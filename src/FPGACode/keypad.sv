==> flow/design.v <==
module synchronizer(
    input  logic       clk,
    input  logic [3:0] d,
    output logic [3:0] q
);
    logic [3:0] buffer_1; 
	logic [3:0] buffer_2;
    always_ff @(posedge clk)
        begin
            buffer_1 <= d;
            buffer_2 <= buffer_1;
            q <= buffer_2;
        end
endmodule
module keypad_scanner(
    input  logic 	   clk, 
	input  logic 	   reset,
    input  logic [3:0] row,
	output logic       en,
    output logic [3:0] col, 
	output logic [3:0] binary_hex_value
);
	typedef enum logic [23:0]{
	S0 =  24'b000000000000000000000001,
	S1 =  24'b000000000000000000000010, 
	S2 =  24'b000000000000000000000100, 
	S3 =  24'b000000000000000000001000, 
	S4 =  24'b000000000000000000010000, 
	S5 =  24'b000000000000000000100000, 
	S6 =  24'b000000000000000001000000, 
	S7 =  24'b000000000000000010000000, 
	S8 =  24'b000000000000000100000000, 
	S9 =  24'b000000000000001000000000, 
	S10 = 24'b000000000000010000000000, 
	S11 = 24'b000000000000100000000000, 
	S12 = 24'b000000000001000000000000, 
	S13 = 24'b000000000010000000000000, 
	S14 = 24'b000000000100000000000000, 
	S15 = 24'b000000001000000000000000, 
	S16 = 24'b000000010000000000000000, 
	S17 = 24'b000000100000000000000000, 
	S18 = 24'b000001000000000000000000, 
	S19 = 24'b000010000000000000000000,
	S20 = 24'b000100000000000000000000, 
	S21 = 24'b001000000000000000000000, 
	S22 = 24'b010000000000000000000000, 
	S23 = 24'b100000000000000000000000
	} statetype;
    statetype state, nextstate;
    always_ff @ (posedge clk)
        if (reset == 0) state <= S1;
        else state <= nextstate;
    always_comb
        case (state)
            S1: 
				if (row == 4'b1110) nextstate = S2;
                else if (row == 4'b1101) nextstate = S3;
                else if (row == 4'b1011) nextstate = S4;
                else if (row == 4'b0111) nextstate = S5;
                else nextstate = S6;
                S2: nextstate = S0;
                S3: nextstate = S0;
                S4: nextstate = S0;
                S5: nextstate = S0;
            S6: 
				if (row == 4'b1110) nextstate = S7;
                else if (row == 4'b1101) nextstate = S8;
                else if (row == 4'b1011) nextstate = S9;
                else if (row == 4'b0111) nextstate = S10;
                else nextstate = S11;
                S7: nextstate = S21;
                S8: nextstate = S21;
                S9: nextstate = S21;
                S10: nextstate = S21;
            S11: 
				 if (row == 4'b1110) nextstate = S12;
                 else if (row == 4'b1101) nextstate = S13;
                 else if (row == 4'b1011) nextstate = S14;
                 else if (row == 4'b0111) nextstate = S15;
                 else nextstate = S16;
                 S12: nextstate = S22;
                 S13: nextstate = S22;
                 S14: nextstate = S22;
                 S15: nextstate = S22;
            S16: 
				 if (row == 4'b1110) nextstate = S17;
                 else if (row == 4'b1101) nextstate = S18;
                 else if (row == 4'b1011) nextstate = S19;
                 else if (row == 4'b0111) nextstate = S20;
                 else nextstate = S1;
                 S17: nextstate = S23;
                 S18: nextstate = S23;
                 S19: nextstate = S23;
                 S20: nextstate = S23;
            S0: if (row == 4'b1111) nextstate = S1;
                else nextstate = S0;
            S21: if (row == 4'b1111) nextstate = S1;
                 else nextstate = S21;
            S22: if (row == 4'b1111) nextstate = S1;
                 else nextstate = S22;
            S23: if (row == 4'b1111) nextstate = S1;
                 else nextstate = S23;
            default: nextstate = S1;
    endcase
    always_comb
        case(state)
            S1:  col = 4'b1101;
            S2:  col = 4'b1101;
            S3:  col = 4'b1101;
            S4:  col = 4'b1101;
            S5:  col = 4'b1101;
            S0:  col = 4'b0000;
            S6:  col = 4'b1011;
            S7:  col = 4'b1011;
            S8:  col = 4'b1011;
            S9:  col = 4'b1011;
            S10: col = 4'b1011;
            S21: col = 4'b0000;
            S11: col = 4'b0111;
            S12: col = 4'b0111;
            S13: col = 4'b0111;
            S14: col = 4'b0111;
            S15: col = 4'b0111;
            S22: col = 4'b0000;
            S16: col = 4'b1110;
            S17: col = 4'b1110;
            S18: col = 4'b1110;
            S19: col = 4'b1110;
            S20: col = 4'b1110;
            S23: col = 4'b0000;
            default: col = 4'b1111;
        endcase
        always_comb
            case (state)
                S2:  binary_hex_value = 4'b0010;  
                S3:  binary_hex_value = 4'b0101;  
                S4:  binary_hex_value = 4'b1000;  
                S5:  binary_hex_value = 4'b0000;  
                S7:  binary_hex_value = 4'b0011;  
                S8:  binary_hex_value = 4'b0110;  
                S9:  binary_hex_value = 4'b1001;  
                S10: binary_hex_value = 4'b1111;  
                S12: binary_hex_value = 4'b1010;  
                S13: binary_hex_value = 4'b1011;  
                S14: binary_hex_value = 4'b1100;  
                S15: binary_hex_value = 4'b1101;  
                S17: binary_hex_value = 4'b0001;  
                S18: binary_hex_value = 4'b0100;  
                S19: binary_hex_value = 4'b0111;  
                S20: binary_hex_value = 4'b1110;  
                default: binary_hex_value = 4'b0000;
            endcase
        always_comb
            case (state)
                S2:  en = 1;
                S3:  en = 1;
                S4:  en = 1;
                S5:  en = 1;
                S7:  en = 1;
                S8:  en = 1;
                S9:  en = 1;
                S10: en = 1;
                S12: en = 1;
                S13: en = 1;
                S14: en = 1;
                S15: en = 1;
                S17: en = 1;
                S18: en = 1;
                S19: en = 1;
                S20: en = 1;
                default: en = 0;
            endcase
endmodule
module hex_digit(
    input  logic       clk, 
	input  logic       reset, 
	input  logic       en,
    input  logic [3:0] binary_hex_number,
	output logic enab, disab, easter_egg_code
);
	logic [3:0] seg_a, seg_b, seg_c, seg_d, seg_e;
    always_ff @ (posedge clk)
        if (reset == 0) 
            begin
				seg_a <= 4'b0000;
				seg_b <= 4'b0000;
				seg_c <= 4'b0000;
				seg_d <= 4'b0000;
				seg_e <= 4'b0000;
            end
        else if (en) 
            begin
				seg_e <= seg_d;
				seg_d <= seg_c;
				seg_c <= seg_b;
                seg_b <= seg_a;
                seg_a <= binary_hex_number;
            end
			assign enab = ((seg_e == 4'b0000) & (seg_d == 4'b0001) & (seg_c == 4'b0010) & (seg_b == 4'b0011) & (seg_a == 4'b1111));
			assign disab = ((seg_e == 4'b1000) & (seg_d == 4'b1001) & (seg_c == 4'b1010) & (seg_b == 4'b1011) & (seg_a == 4'b1111));
			assign easter_egg_code = ((seg_e == 4'b0101) & (seg_d == 4'b0010) & (seg_c == 4'b0100) & (seg_b == 4'b0110) & (seg_a == 4'b1111));
endmodule
module dig_check(
	input logic clk, reset, enab_code, disab_code,
	output logic enab, disab
	);
	typedef enum logic [1:0] {S0, S1} statetype;
	statetype state, nextstate;
		always_ff @ (posedge clk)
		if (reset == 0) state <= S0;
		else state <= nextstate;
	always_comb
		case (state)
			S0: if (enab_code) nextstate = S1;
				else nextstate = S0;
			S1: if (disab_code) nextstate = S0;
				else nextstate = S1;
			default: nextstate = S0;
		endcase
		assign enab = (state == S1);
		assign disab = (state == S0);
	endmodule
* From RTL to reports: hex_digit
Tool output for the design above, in the order of the flow. Line numbers count from 1 in the design file above. Cell names lack the library's common part. A cell with n/a has no value.
Set-up: design top hex_digit, clock input clk, cell library sky130hd, timing corner tt_025C_1v80

* Elaborated design
Counts by Yosys on the flattened word-level netlist (proc, flatten, opt, wreduce; memories kept). Register bits leave out memories and registers merged into their read ports (data or address); mux counts leave out enables and synchronous resets folded into registers. Print and check cells are left out. Cells with the same type and inputs are merged into one.
Cells by class: magnitude comparators 0, shift operators 0, eq/ne operators 12, reduce/logical cells 1, bitwise operators 12, muxes and demuxes 0, $add $sub $neg 0, divide/modulo/power cells 0, $mul 0
Operators by type and width (count):
- == test 4 bit (second input constant) | 5
- bitwise AND 1 bit | 12
- == test 4 x 2 -> 1 bit (second input constant) | 3
- == test 4 x 3 -> 1 bit (second input constant) | 3
- == test 4 x 1 -> 1 bit (second input constant) | 1
- logical NOT 4 bit | 1
Word-level totals: bits in writable memories 0, clocked read ports x word width 0, memory cells 0, cells after elaboration 30, memory bits (read-only) 0, bits in registers 20, latch bits 0, output and inout port bits 3, bits of input ports 7

* Longest topological paths
Yosys ltp: most cells in a row. Word level: on the elaborated netlist, between registers, memories and ports. Mapped: between sequential cells and ports; inverters and the memories' decode and read muxes count.
Logic depth: word-level depth 5, ABC_AREA 0, depth in mapped cells 3, mapped depth without buffers 3

* Mapped cells and area
Yosys stat after the flow's synthesis: flattened, memories mapped to cells. It holds for the ABC_AREA given above (unset counts as 0); a run with the other value may have another netlist. The area totals of this step are shown rounded.
Cell types:
- dfxtp_1 | count 20, area in all 400.384 um2
- mux2i_1 | count 20, area in all 200.192 um2
- nor2b_1 | count 21, area in all 131.376 um2
- clkbuf_1 | count 4, area in all 15.014 um2
- nand4_1 | count 2, area in all 12.512 um2
- nor4_1 | count 2, area in all 12.512 um2
- or4_4 | count 1, area in all 11.261 um2
- or4bb_1 | count 1, area in all 11.261 um2
- nor3_2 | count 1, area in all 10.01 um2
- nor4bb_1 | count 1, area in all 10.01 um2
- or4b_1 | count 1, area in all 10.01 um2
- nand4b_1 | count 1, area in all 8.758 um2
- nand3b_1 | count 1, area in all 7.507 um2
- nand2b_1 | count 1, area in all 6.256 um2
- nor2_1 | count 1, area in all 3.754 um2
Synthesis totals: sequential area 400.4 um2, cell area after synthesis 850.8 um2, mapped flip-flops 20, buffers 4, mapped cells 78

* Worst setup path after synthesis
Source: OpenSTA report_checks on the synthesized netlist (no wires, ideal clock, input and output delay 20% of the period each), path of least setup slack; recovery checks are left aside. Register names are those of the netlist, which keeps one name where synthesis merged equal registers.
Timing post-synthesis: path kind register to output, start point register seg_b[2], end point output disab, arrival 1.523 ns, stages on the path 4, launch time at the first pin 0.000 ns, external output delay 0.514 ns, clock period 2.57 ns, slack 0.533 ns, path delay 1.523 ns, path buffers 0, required time 2.056 ns, synthesis period reached 2.037 ns
"path delay" is the arrival time less input delay plus setup time. A path that ends at an output port has no setup time. "stages on the path" counts driving pins, that of a launching flip-flop among them; a cell with two outputs on the path counts twice. "synthesis period reached" = period - worst setup slack (recovery checks aside). The figure is calculated, with input and output delays left at 20% of the set period. Between the ends stands the longest chain of elaborated cells between them, by number of cells; it is not shown to be the way that was timed. Of several equally long chains one is given. A line is the first line of the expression or statement that the cell stems from. Yosys adds cells for indexed reads and writes and turns some case tables into memories.
Between the ends, post-synthesis: cell sequence dfxtp_1 -> or4b_1 -> or4_4 -> nor3_2, cells in the longest elaborated chain 3, elaborated cells between the ends (all ways) 3, source lines of those cells 1, those cells by class eq/ne: 1; logic: 2
RTL lines, path post-synthesis:
- start: declaration | line 181 | logic [3:0] seg_a, seg_b, seg_c, seg_d, seg_e;
- start: assignment | line 186 | seg_b <= 4'b0000;
- start: assignment | line 196 | seg_b <= seg_a;
- == test 4 bit | line 200 | assign disab = ((seg_e == 4'b1000) & (seg_d == 4'b1001) & (seg_c == 4'b1010) & (seg_b == 4'b1011) & (seg_a == ...
- bitwise AND 1 bit (2 in a row) | line 200
- end: declaration | line 179 | output logic enab, disab, easter_egg_code

* Timing after layout
Path of least setup slack in the final report of run A (OpenROAD, finished layout, wires in). Where an end is a register, its clock arrival counts in the times.
Timing after layout: path kind register to output, start point register seg_b[2], end point output disab, path buffers 1, launch time at the first pin 0.25 ns, required time 1.27 ns, slack -0.58 ns, external output delay 0.32 ns, arrival 1.85 ns, stages on the path 5, clock period 1.59 ns
Between the ends stands the longest chain of elaborated cells between them, by number of cells; it is not shown to be the way that was timed. Of several equally long chains one is given.
Between the ends, after layout: cell sequence dfxtp_1 -> or4b_1 -> or4_4 -> nor3_4 -> buf_2, cells in the longest elaborated chain 3, elaborated cells between the ends (all ways) 3, source lines of those cells 1, those cells by class eq/ne: 1; logic: 2
RTL lines, path after layout:
- start: declaration | line 181 | logic [3:0] seg_a, seg_b, seg_c, seg_d, seg_e;
- start: assignment | line 186 | seg_b <= 4'b0000;
- start: assignment | line 196 | seg_b <= seg_a;
- == test 4 bit | line 200 | assign disab = ((seg_e == 4'b1000) & (seg_d == 4'b1001) & (seg_c == 4'b1010) & (seg_b == 4'b1011) & (seg_a == ...
- bitwise AND 1 bit (2 in a row) | line 200
- end: declaration | line 179 | output logic enab, disab, easter_egg_code

Top module hex_digit; platform sky130hd; tools Yosys and OpenROAD; 2 stored runs in no particular order. Input and output delays are each 20% of the period that was set; the output load is 0.01 pF.
"reached clock period": clock period set for the run, less the worst setup slack. It is reckoned from that one timing run; input and output delays stay at 20% of the period that was set.
"overall power" rests on the timing tool's default activity at the inputs, not on a simulated workload.
The results are shown rounded.

* Run A | settings: period_ns 1.59; CORE_UTILIZATION 27; SETUP_SLACK_MARGIN 0.42; PLACE_DENSITY_LB_ADDON 0.13; HOLD_SLACK_MARGIN 0.11; CORE_ASPECT_RATIO 1.67; CORE_MARGIN 3; CELL_PAD_IN_SITES_GLOBAL_PLACEMENT 2; TNS_END_PERCENT 45; CAP_MARGIN 35; SLEW_MARGIN 20; MIN_ROUTING_LAYER met1; MAX_ROUTING_LAYER met5 | results: overall power 1.012 mW; reached clock period 2.168 ns; post-route setup TNS -1.355 ns; die size 3883 um2; worst setup slack after layout -0.578 ns; utilization of the finished layout 43.4%; worst hold slack after layout 0.551 ns; cell area after synthesis 850.8 um2; standard-cell area after layout 1261 um2
* Run B | settings: period_ns 2.12; CORE_UTILIZATION 42; CAP_MARGIN 20; CORE_MARGIN 2; SLEW_MARGIN 20 | results: die size 2402 um2; cell area after synthesis 850.8 um2; worst setup slack after layout -0.154 ns; reached clock period 2.274 ns; standard-cell area after layout 1095 um2; utilization of the finished layout 56.4%; post-route setup TNS -0.301 ns; overall power 0.6284 mW; worst hold slack after layout 0.521 ns
